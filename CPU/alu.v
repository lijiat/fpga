==> flow/design.v <==
`timescale 1ns/1ns
module alu(alu_out,zero,data,accum,alu_ena,opcode,clk);
output [7:0] alu_out;
output zero;
input [7:0] data,accum;
input [2:0] opcode;
input alu_ena,clk;
reg [7:0] alu_out;
parameter 	HLT = 3'b000,
				SKZ = 3'b001,
				ADD = 3'b010,
				ANDD = 3'b011,
				XORR = 3'b100,
				LDA = 3'b101,
				STO = 3'b110,
				JMP = 3'b111;
assign zero = !accum;
always @(posedge clk)
if(alu_ena)
begin 
	casex (opcode)
		HLT: alu_out <= accum;
		SKZ: alu_out <= accum;
		ADD: alu_out <= data + accum;
		ANDD: alu_out <= data & accum;
		XORR: alu_out <= data ^ accum;
		LDA: 	alu_out <= data;
		STO: 	alu_out <= accum;
		JMP: 	alu_out <= accum;
		default: alu_out <= 8'bxxxx_xxxx;
	endcase
end
endmodule
[Reports on alu]
What the tools print for alu, step after step.
Line numbers count from 1 in the design file above.
Operators carry their Yosys type and port widths (W data, S select, Z words).
The mark -- stands for no value.
Design
  top: alu
  clock input: clk
  library: sky130hd
  library corner: tt_025C_1v80

[Word-level counts]
Source: Yosys, flattened and elaborated, memories not mapped. Widths are those after wreduce. Registers that Yosys merges into a memory's read port (data or address) are not register bits. Print and check cells do not count. Equal cells are merged and count once.
Cells by class
  reductions and logical operators: 3
  equality and inequality tests: 7
  bitwise logic cells: 2
  add/sub/neg operators: 1
  multiplexer cells: 1
Operators with widths (number)
  $pmux W8 S5: 1
  $eq A3 B3 Y1 const B: 4
  $add A8 B8 Y8: 1
  $and A8 B8 Y8: 1
  $xor A8 B8 Y8: 1
  $logic_not A8 Y1: 1
  $eq A3 B2 Y1 const B: 2
  $reduce_or A4 Y1: 1
  $eq A3 B1 Y1 const B: 1
  $logic_not A3 Y1: 1
Bit counts
  input bits: 21
  cells after elaboration: 15
  register bits: 8
  output and inout port bits: 9

[Depth]
Yosys ltp: most cells in a row. Word level: on the elaborated netlist, between registers, memories and ports. Mapped: between sequential cells and ports; inverters and the memories' decode and read muxes count.
Logic depth
  depth in word-level cells: 3
  ABC_AREA: 0
  mapped depth: 6
  depth with buffers taken out: 6

[Synthesis result]
The flow's flattened synthesis, as Yosys stat reports it; memories are mapped. The netlist is that of the ABC_AREA named above (0 if unset); the other value can give another one.
Synthesis totals
  cell count: 120
  buffer cells: 8
  flip-flops: 8
  chip area (Yosys): 1069.8 µm²
  sequential area: 240.2 µm²
Cells by type
  sky130_fd_sc_hd__edfxtp_1: number 8, total area 240.23 µm²
  sky130_fd_sc_hd__ha_1: number 8, total area 100.096 µm²
  sky130_fd_sc_hd__mux2i_1: number 9, total area 90.086 µm²
  sky130_fd_sc_hd__nand2_1: number 15, total area 56.304 µm²
  sky130_fd_sc_hd__nor3b_1: number 7, total area 52.55 µm²
  sky130_fd_sc_hd__a211oi_1: number 6, total area 45.043 µm²
  sky130_fd_sc_hd__buf_6: number 3, total area 33.782 µm²
  sky130_fd_sc_hd__a21oi_1: number 6, total area 30.029 µm²
  sky130_fd_sc_hd__nor4b_2: number 2, total area 30.029 µm²
  sky130_fd_sc_hd__o211a_1: number 3, total area 30.029 µm²
  sky130_fd_sc_hd__o21ai_0: number 6, total area 30.029 µm²
  sky130_fd_sc_hd__o211ai_1: number 3, total area 22.522 µm²
  sky130_fd_sc_hd__a311o_1: number 2, total area 20.019 µm²
  sky130_fd_sc_hd__fa_1: number 1, total area 20.019 µm²
  sky130_fd_sc_hd__nand3_1: number 4, total area 20.019 µm²
  sky130_fd_sc_hd__nand2b_1: number 3, total area 18.768 µm²
  sky130_fd_sc_hd__nor2b_1: number 3, total area 18.768 µm²
  sky130_fd_sc_hd__a311oi_1: number 2, total area 17.517 µm²
Not listed: further types 19, cells in them 29.

[Worst setup path after synthesis]
Path of least setup slack by OpenSTA after synthesis, without wires, with an ideal clock, recovery checks aside; 20% of the period is set as input and as output delay. Where synthesis merged equal registers, the netlist keeps one of their names.
Timing after synthesis
  path kind: input to register
  start point: input port data[0]
  end point: register alu_out[6]
  stages on the path: 6
  clock period: 2.69 ns
  data required time: 2.432 ns
  arrival time: 1.728 ns
  external input delay: 0.538 ns
  time at the first pin: 0.538 ns
  buffers on the path: 0
  slack: 0.704 ns
  path delay: 1.448 ns
  setup time: 0.258 ns
  synthesis period reached: 1.986 ns
"path delay" is the arrival time less input delay plus setup time.
"stages on the path": output pins that drive a net of the path, with the launching flip-flop's if there is one; two outputs of one cell count as two.
"synthesis period reached" is the clock period less the worst setup slack; recovery checks do not enter. This is arithmetic on one report: input and output delays are still those of the set period (20% each).
Between the ends stands the longest chain of elaborated cells between them, by number of cells; it is not shown to be the way that was timed. Of several equally long chains one is given.
A line is the first line of the expression or statement that the cell stems from. Yosys adds cells for indexed reads and writes and turns some case tables into memories.
At most two assigning lines are given for a register; there are more.
Between the ends, after synthesis
  cells stage by stage: sky130_fd_sc_hd__ha_1 > sky130_fd_sc_hd__fa_1 > sky130_fd_sc_hd__a211oi_1 > sky130_fd_sc_hd__o21bai_1 > sky130_fd_sc_hd__mux2i_1 > sky130_fd_sc_hd__nand2_1
  length of the longest elaborated chain: 2
  elaborated cells between the ends (all ways): 2
  RTL lines with such cells: 2
  classes of those cells: add/sub (1); mux (1)
RTL lines, path after synthesis
  start: declaration: RTL line 5  | input [7:0] data,accum;
  $add A8 B8 Y8: RTL line 24  | ADD: alu_out <= data + accum;
  $pmux W8 S5: RTL line 21  | casex (opcode)
  end: assignment: RTL line 22  | HLT: alu_out <= accum;
  end: assignment: RTL line 23  | SKZ: alu_out <= accum;
  end: declaration: RTL line 3  | output [7:0] alu_out;

[Path in the finished layout]
From the final timing report of stored run 2: the path of least setup slack in the routed layout; clock arrival at registers is part of the times.
Timing post-layout
  path kind: input to register
  start point: input port accum[0]
  end point: register alu_out[6]
  clock period: 1.27 ns
  time at the first pin: 0.25 ns
  buffers on the path: 1
  arrival time: 1.51 ns
  slack: -0.25 ns
  external input delay: 0.25 ns
  setup time: 0.25 ns
  stages on the path: 7
  data required time: 1.26 ns
Between the ends stands the longest chain of elaborated cells between them, by number of cells; it is not shown to be the way that was timed. Of several equally long chains one is given.
At most two assigning lines are given for a register; there are more.
Between the ends, post-layout
  cells stage by stage: sky130_fd_sc_hd__buf_8 > sky130_fd_sc_hd__ha_4 > sky130_fd_sc_hd__fa_2 > sky130_fd_sc_hd__a211oi_2 > sky130_fd_sc_hd__o21bai_1 > sky130_fd_sc_hd__mux2i_1 > sky130_fd_sc_hd__nand2_1
  length of the longest elaborated chain: 2
  elaborated cells between the ends (all ways): 2
  RTL lines with such cells: 2
  classes of those cells: add/sub (1); mux (1)
RTL lines, path post-layout
  start: declaration: RTL line 5  | input [7:0] data,accum;
  $add A8 B8 Y8: RTL line 24  | ADD: alu_out <= data + accum;
  $pmux W8 S5: RTL line 21  | casex (opcode)
  end: assignment: RTL line 22  | HLT: alu_out <= accum;
  end: assignment: RTL line 23  | SKZ: alu_out <= accum;
  end: declaration: RTL line 3  | output [7:0] alu_out;

Settings and measured results of 2 stored flow runs for module alu (sky130hd), not sorted in any way. The constraints put input and output delay at 20% of the set period each and load the outputs with 0.01 pF.
By "worst setup path time (ns)" is meant the share of the clock period that the worst setup path is allowed (20% is reserved at inputs, 20% at outputs), minus its slack. Clock arrival times at its registers enter into it.
"finish__power__total" rests on the timing tool's default activity at the inputs, not on a simulated workload.

settings of stored run 1
{
  "period_ns": 3.31,
  "CORE_UTILIZATION": 64,
  "PLACE_DENSITY": 0.41,
  "HOLD_SLACK_MARGIN": 0.2,
  "CORE_ASPECT_RATIO": 1.24,
  "CORE_MARGIN": 6,
  "CELL_PAD_IN_SITES_DETAIL_PLACEMENT": 2,
  "GPL_TIMING_DRIVEN": 1,
  "CTS_CLUSTER_SIZE": 50,
  "CTS_CLUSTER_DIAMETER": 32,
  "MIN_ROUTING_LAYER": "met2",
  "CAP_MARGIN": 20,
  "SLEW_MARGIN": 20
}
report of stored run 1: did not finish, place, GPL-0301

settings of stored run 2
{
  "period_ns": 1.27,
  "CORE_UTILIZATION": 46,
  "SETUP_SLACK_MARGIN": 0.2,
  "PLACE_DENSITY_LB_ADDON": 0.1,
  "CORE_ASPECT_RATIO": 1.78,
  "TNS_END_PERCENT": 75,
  "CTS_CLUSTER_SIZE": 76,
  "MAX_ROUTING_LAYER": "met5",
  "CAP_MARGIN": 20,
  "CORE_MARGIN": 2,
  "SLEW_MARGIN": 20
}
report of stored run 2
yosys chip area after synthesis (um^2): 1069.8
finish__design__die__area: 2743.5
finish__design__instance__utilization: 0.8673
finish__timing__setup__ws: -0.249
finish__power__total: 1.371e-03
worst setup path time (ns): 1.27
worst setup path kind: input to register
