==> flow/design.v <==
module EEPROM_I2CWR (
						rst,	 
						CLK,	 
						WR,	 
						RD,	 
						ADDR,	 
						SDA,	 
						DATA,	 
						SCL,	 
						ACK	 
					  );
parameter 
	IDLE 			= 11'b000_0000_0001,
	Ready			= 11'b000_0000_0010,
	Write_start = 11'b000_0000_0100,
	Ctrl_write 	= 11'b000_0000_1000,
	Addr_write 	= 11'b000_0001_0000,
	Data_write 	= 11'b000_0010_0000,
	Read_start 	= 11'b000_0100_0000,
	Ctrl_read 	= 11'b000_1000_0000,
	Data_read 	= 11'b001_0000_0000,
	Stop = 		  11'b010_0000_0000,
	Ackn = 		  11'b100_0000_0000,
	sh8out_bit7 = 9'b0_0000_0001,
	sh8out_bit6 = 9'b0_0000_0010,
	sh8out_bit5 = 9'b0_0000_0100,
	sh8out_bit4 = 9'b0_0000_1000,
	sh8out_bit3 = 9'b0_0001_0000,
	sh8out_bit2 = 9'b0_0010_0000,
	sh8out_bit1 = 9'b0_0100_0000,
	sh8out_bit0 = 9'b0_1000_0000,
	sh8out_end =  9'b1_0000_0000,
	sh8in_begin = 10'b00_0000_0001,
	sh8in_bit7 =  10'b00_0000_0010,
	sh8in_bit6 =  10'b00_0000_0100,
	sh8in_bit5 =  10'b00_0000_1000,
	sh8in_bit4 =  10'b00_0001_0000,
	sh8in_bit3 =  10'b00_0010_0000,
	sh8in_bit2 =  10'b00_0100_0000,
	sh8in_bit1 =  10'b00_1000_0000,
	sh8in_bit0 =  10'b01_0000_0000,
	sh8in_end =   10'b10_0000_0000,
	head_begin = 3'b001,
	head_bit = 3'b010,
	head_end = 3'b100,
	stop_begin = 3'b001,
	stop_bit = 3'b010,
	stop_end = 3'b100,
	YES = 1'b1,
	NO = 1'b0;
input rst;
input CLK;
input RD,WR;
input [10:0] ADDR;
inout SDA;
inout [7:0] DATA;
output SCL;
output ACK;
reg ACK;
reg SCL;
reg WF,RF;
reg FF;
reg [1:0] head_buf;			 
reg [1:0] stop_buf;			 
reg [7:0] sh8out_buf;		 
reg [8:0] sh8out_state;		
reg [9:0] sh8in_state;
reg [2:0] head_state;
reg [2:0] stop_state;
reg [10:0] main_state;
reg [7:0] data_from_rm;		 
reg link_sda;				 
reg link_read;				 
reg link_write;			 
reg link_stop;				 
reg link_head;				 
wire sda1,sda2,sda3,sda4;
assign sda1 = (link_head)? 	head_buf[1] :	1'b0;	 
assign sda2 = (link_write)? 	sh8out_buf[7]: 1'b0;	 
assign sda3 = (link_stop)? 	stop_buf[1] :	1'b0;	 
assign sda4 = (sda1|sda2|sda3);							 
assign SDA = (link_sda)? 		sda4 :			1'bz;	 
assign DATA = (link_read)? 	data_from_rm: 	8'hzz; 
always @(negedge CLK)
begin 
	if(rst)
		SCL <= 0;
	else 
		SCL <= ~SCL;
end
always @(posedge CLK)
if(rst)
	begin 
		link_head <= NO;
		link_read <= NO;
		link_write <= NO;
		link_sda <= NO;
		ACK <= NO;			
		RF <= NO;
		WF <= NO;
		FF <= NO;
		main_state <= IDLE;
	end
else 
	begin 
		casex(main_state)
			IDLE: 						
				begin 
					link_read <= NO;
					link_write <= NO;
					link_head <= NO;
					link_stop <= NO;
					link_sda <= NO;
					if(WR)
					begin 
						WF <= 1;			 
							main_state <= Ready;
					end
					else if (RD)
							begin 
								RF <=1; 	 
								main_state <= Ready;
							end
							else 
							begin 
								WF <=0 ;
								RF <= 0;
								main_state <= IDLE;
							end
				end
				Ready:					
					begin 
						link_read <= NO;
						link_write <= NO;
						link_head <= YES;
						link_sda <= YES;
						link_stop <= NO;
						head_buf[1:0] <= 2'b10;	 
						stop_buf[1:0] <= 2'b01;	 
						head_state <= head_begin;
						FF <= 0;						 
						ACK <= 0;
						main_state <= Write_start;
					end
			Write_start:
				begin 
					if(FF==0)
					shift_head;						
					else 
					begin	 
						sh8out_buf[7:0] <= {1'b1,1'b0,1'b1,1'b0,ADDR[10:8],1'b0}; 
						link_head <= NO;
						link_write <= YES;
						FF <= 0;
						sh8out_state <= sh8out_bit6;
						main_state <= Ctrl_write;
					end
				end
			Ctrl_write:
				if(FF==0)
					shift8_out;
					else 
						begin 
							sh8out_state <= sh8out_bit7;
							sh8out_buf[7:0] <= ADDR[7:0];
							FF <=0;
							main_state <= Addr_write;
						end
				Addr_write:
					if(FF ==0 )
						shift8_out;
						else 
						begin
							FF <=0;
							if(WF)
							begin 
								sh8out_state <= sh8out_bit7;
								sh8out_buf[7:0] <= DATA;
								main_state <= Data_write;
							end
							if(RF)
							begin 
								head_buf <= 2'b10;
								head_state <= head_begin;
								main_state <= Read_start;
							end
						end
				Data_write:
					if(FF==0)
						shift8_out;
					else 
					begin 
						stop_state <= stop_begin;
						main_state <= Stop;
						link_write <= NO;
						FF <= 0;
					end
				Read_start:
					if(FF==0)
						shift_head;
					else 
					begin 
						sh8out_buf <= {1'b1,1'b0,1'b1,1'b0,ADDR[10:8],1'b1};
						link_head <= NO;
						link_sda <= YES;
						link_write <= YES;
						FF <= 0;
						sh8out_state <= sh8out_bit6;
						main_state <= Ctrl_read;
					end
				Ctrl_read:
					begin 
						if(FF==0)
							shift8_out;
						else 
						begin 
							link_sda <= NO;
							link_write <= NO;
							FF <= 0;
							sh8in_state <= sh8in_begin ;
							main_state <= Data_read;
						end
					end
				Data_read:
					if(FF==0)
						shift8in;
					else 
					begin
						link_stop <= YES;
						link_sda <= YES;
						stop_state <= stop_bit;
						FF <= 0;
						main_state <= Stop;
					end
				Stop :
				if(FF==0)
					shift_stop;
				else 
					begin 
						ACK <= 1;
						FF <= 0;
						main_state <= Ackn;
					end
				Ackn:
				begin 
					ACK <=0;
					WF <= 0;
					RF <= 0;
					main_state <= IDLE;
				end
				default: main_state <= IDLE;
		endcase 
	end
	task shift8in;
	begin 
		casex(sh8in_state)
			sh8in_begin:
				sh8in_state <= sh8in_bit7;
			sh8in_bit7:
				if(SCL)
				begin 
					data_from_rm[7] <= SDA;
					sh8in_state <= sh8in_bit6;
				end
				else 
				sh8in_state <= sh8in_bit7;
			sh8in_bit6:
							if(SCL)
							begin 
								data_from_rm[6] <= SDA;
								sh8in_state <= sh8in_bit5;
							end
							else 
							sh8in_state <= sh8in_bit6;
			sh8in_bit5:
							if(SCL)
							begin 
								data_from_rm[5] <= SDA;
								sh8in_state <= sh8in_bit4;
							end
							else 
							sh8in_state <= sh8in_bit5;
			sh8in_bit4:
							if(SCL)
							begin 
								data_from_rm[4] <= SDA;
								sh8in_state <= sh8in_bit3;
							end
							else 
							sh8in_state <= sh8in_bit4;
			sh8in_bit3:
							if(SCL)
							begin 
								data_from_rm[3] <= SDA;
								sh8in_state <= sh8in_bit2;
							end
							else 
							sh8in_state <= sh8in_bit3;
			sh8in_bit2:
							if(SCL)
							begin 
								data_from_rm[2] <= SDA;
								sh8in_state <= sh8in_bit1;
							end
							else 
							sh8in_state <= sh8in_bit2;
			sh8in_bit1:
							if(SCL)
							begin 
								data_from_rm[1] <= SDA;
								sh8in_state <= sh8in_bit0;
							end
							else 
							sh8in_state <= sh8in_bit1;
			sh8in_bit0:
							if(SCL)
							begin 
								data_from_rm[0] <= SDA;
								sh8in_state <= sh8in_end;
							end
							else 
							sh8in_state <= sh8in_bit0;
			sh8in_end:
							if(SCL)
							begin 
								link_read <= YES;
								FF <= 1;
								sh8in_state <= sh8in_bit7;
							end
							else 
							sh8in_state <= sh8in_end;
			default: 
					begin 
						link_read <= NO;
						sh8in_state <= sh8in_bit7;
					end
		endcase 
	end
	endtask
task shift8_out;
begin 
	casex (sh8out_state)
		sh8out_bit7:
			if(!SCL) 
			begin 
				link_sda <= YES;
				link_write <= YES;
				sh8out_state <= sh8out_bit6;
			end
			else 
				sh8out_state  <= sh8out_bit7;
		sh8out_bit6:
			if(!SCL) 
			begin 
				link_sda <= YES;
				link_write <= YES;
				sh8out_state <= sh8out_bit5;
				sh8out_buf <= sh8out_buf <<1;
			end
			else 
				sh8out_state  <= sh8out_bit6;
		sh8out_bit5:
			if(!SCL) 
			begin 
				sh8out_state <= sh8out_bit4;
				sh8out_buf <= sh8out_buf <<1;
			end
			else 
				sh8out_state  <= sh8out_bit5;
		sh8out_bit4:
			if(!SCL) 
			begin 
				sh8out_state <= sh8out_bit3;
				sh8out_buf <= sh8out_buf <<1;
			end
			else 
				sh8out_state  <= sh8out_bit4;
		sh8out_bit3:
			if(!SCL) 
			begin 
				sh8out_state <= sh8out_bit2;
				sh8out_buf <= sh8out_buf <<1;
			end
			else 
				sh8out_state  <= sh8out_bit3;
		sh8out_bit2:
			if(!SCL) 
			begin 
				sh8out_state <= sh8out_bit1;
				sh8out_buf <= sh8out_buf <<1;
			end
			else 
				sh8out_state  <= sh8out_bit2;
		sh8out_bit1:
			if(!SCL) 
			begin 
				sh8out_state <= sh8out_bit0;
				sh8out_buf <= sh8out_buf <<1;
			end
			else 
				sh8out_state  <= sh8out_bit1;
		sh8out_bit0:
			if(!SCL) 
			begin 
				sh8out_state <= sh8out_end;
				sh8out_buf <= sh8out_buf <<1;
			end
			else 
				sh8out_state  <= sh8out_bit0;
		sh8out_end:
			if(!SCL) 
			begin 
				link_sda <= NO;
				link_write <= 1;
				FF <=1;
			end
			else 
				sh8out_state  <= sh8out_end;
		endcase 
end
endtask
task shift_head;
begin 
	casex (head_state)
		head_begin:
			if(!SCL)
			begin 
				link_write <= NO;
				link_sda <= YES;
				link_head <= YES;
				head_state <= head_bit;
			end
			else 
				head_state <= head_begin;
		head_bit:
			if(SCL)
			begin 
				FF <=1;
				head_buf <= head_buf <<1;
				head_state <= head_end;
			end
			else 
				head_state <= head_bit;
		head_end:
			if(!SCL)
			begin 
				link_head <= NO;
				link_write <= YES;
			end
			else 
				head_state <= head_end;
		endcase 
end
endtask 
task shift_stop;
begin 
	casex(stop_state)
		stop_begin: 
			if(!SCL)
			begin 
				link_sda <= YES;
				link_write <= NO;
				link_stop <= YES;
				stop_state <= stop_bit;
			end
			else 
				stop_state <= stop_begin;
		stop_bit:
			if(!SCL)
			begin 
				stop_buf <= stop_buf <<1;
				stop_state <= stop_end;
			end
			else 
				stop_state <= stop_bit;
		stop_end:
			if(!SCL)
			begin 
				link_head <= NO;
				link_stop <= NO;
				link_sda <= NO;
				FF <=1;
			end
			else 
				stop_state <= stop_end;
		endcase
end	
endtask
endmodule	
* Tool chain data of EEPROM_I2CWR
The steps from the RTL of EEPROM_I2CWR to its reports follow in flow order. Lines are those of the file above, counted from 1. Operators carry their Yosys type and port widths (W data, S select, Z words). Library cell names are shortened. A cell with - has no value.
Set-up: top module EEPROM_I2CWR, clock CLK, library sky130hd, library corner tt_025C_1v80

* After elaboration
Counts by Yosys on the flattened word-level netlist (proc, flatten, opt, wreduce; memories kept). Register bits leave out memories and registers merged into their read ports (data or address). Print and check cells are left out.
Cells by class: reduce/logical cells 49, eq/ne operators 75, bitwise logic cells 5, muxes and demuxes 134
Operators by type and width (count):
- $pmux W11 S9 | 1
- $mux W11 | 9
- $pmux W10 S9 | 1
- $mux W8 | 11
- $pmux W9 S9 | 1
- $mux W9 | 8
- $reduce_and A5 Y1 | 12
- $ne A2 B2 Y1 const B | 22
- $mux W1 | 44
- $pmux W8 S5 | 1
- $mux W10 | 4
- $pmux W9 S4 | 1
- $pmux W3 S3 | 4
- $mux W3 | 11
- $reduce_and A7 Y1 | 4
- $ne A3 B3 Y1 const B | 9
- $mux W2 | 12
- $pmux W10 S2 | 1
- $pmux W1 S2 | 10
- $reduce_or A2 Y1 | 7
- $mux W7 | 2
- $reduce_and A6 Y1 | 2
- $mux W6 | 2
- $eq A11 B1 Y1 const B | 1
- $eq A11 B10 Y1 const B | 1
- $eq A11 B11 Y1 const B | 1
- $eq A11 B2 Y1 const B | 1
- $eq A11 B3 Y1 const B | 1
Other operator kinds: 56; their cells: 79.
Storage and ports: cells after elaboration 289, flip-flop bits (word level) 66, output and inout bits 11

* Depth
Depth = most cells in a row (Yosys ltp): at word level without a register or memory, in the mapped netlist without a sequential cell, where the memories' decode and read muxes count.
Depth: word-level depth 5, ABC_AREA 0, gate-level depth with buffers 7, mapped depth without buffers 5

* Synthesis result
Yosys stat after the flow's synthesis: flattened, memories mapped to cells. It holds for the ABC_AREA given above (unset counts as 0); a run with the other value may have another netlist.
Cell types:
- dfxtp_1 | count 43, total area 860.826 sq um
- edfxtp_1 | count 20, total area 600.576 sq um
- a21oi_1 | count 26, total area 130.125 sq um
- mux2i_1 | count 12, total area 120.115 sq um
- a22o_1 | count 11, total area 96.342 sq um
- a21o_1 | count 11, total area 82.579 sq um
- nor2_1 | count 22, total area 82.579 sq um
- o21ai_0 | count 13, total area 65.062 sq um
- and2_1 | count 10, total area 62.56 sq um
- a22oi_1 | count 8, total area 60.058 sq um
- nand2_1 | count 14, total area 52.55 sq um
- a31oi_1 | count 6, total area 37.536 sq um
- clkbuf_1 | count 10, total area 37.536 sq um
- o221ai_1 | count 4, total area 35.034 sq um
- inv_1 | count 9, total area 33.782 sq um
- buf_2 | count 6, total area 30.029 sq um
- nor3_1 | count 6, total area 30.029 sq um
- a2111oi_0 | count 3, total area 26.275 sq um
Not listed: further types 42, cells in them 68.
Synthesis totals: buffer cells 21, mapped cells 302, sequential area 1461.4 sq um, mapped flip-flops 63, cell area after synthesis 2986.6 sq um

Top module EEPROM_I2CWR; platform sky130hd; tools Yosys and OpenROAD; 2 stored runs in no particular order. Input and output delays are each 20% of the period that was set; the output load is 0.01 pF.
By "power consumption" is meant OpenSTA's value without simulated activity: inputs other than the clock are taken to toggle once in ten clock periods, and the tool carries that through the logic.

* Stored run 1 | settings: period_ns 3.83; SETUP_SLACK_MARGIN 1.0; CAP_MARGIN 20; CORE_MARGIN 2; CORE_UTILIZATION 40; SLEW_MARGIN 20 | results: worst hold slack after layout 0.455 ns; die outline area 8,174.0 sq um; power consumption 0.001644 W; standard-cell area of the final layout 3,590.9 sq um; post-route setup TNS 0.000 ns; worst setup slack after layout 0.304 ns; Yosys chip area after synthesis 2,986.6 sq um
* Stored run 2 | settings: period_ns 4.95; CORE_UTILIZATION 25; SETUP_SLACK_MARGIN 0.58; PLACE_DENSITY_LB_ADDON 0.08; CELL_PAD_IN_SITES_GLOBAL_PLACEMENT 2; CTS_CLUSTER_DIAMETER 238; CAP_MARGIN 0; CORE_MARGIN 2; SLEW_MARGIN 20 | results: worst setup slack after layout 0.646 ns; standard-cell area of the final layout 3,573.4 sq um; die outline area 12,836.9 sq um; power consumption 0.001478 W; post-route setup TNS 0.000 ns; worst hold slack after layout 0.441 ns; Yosys chip area after synthesis 2,986.6 sq um
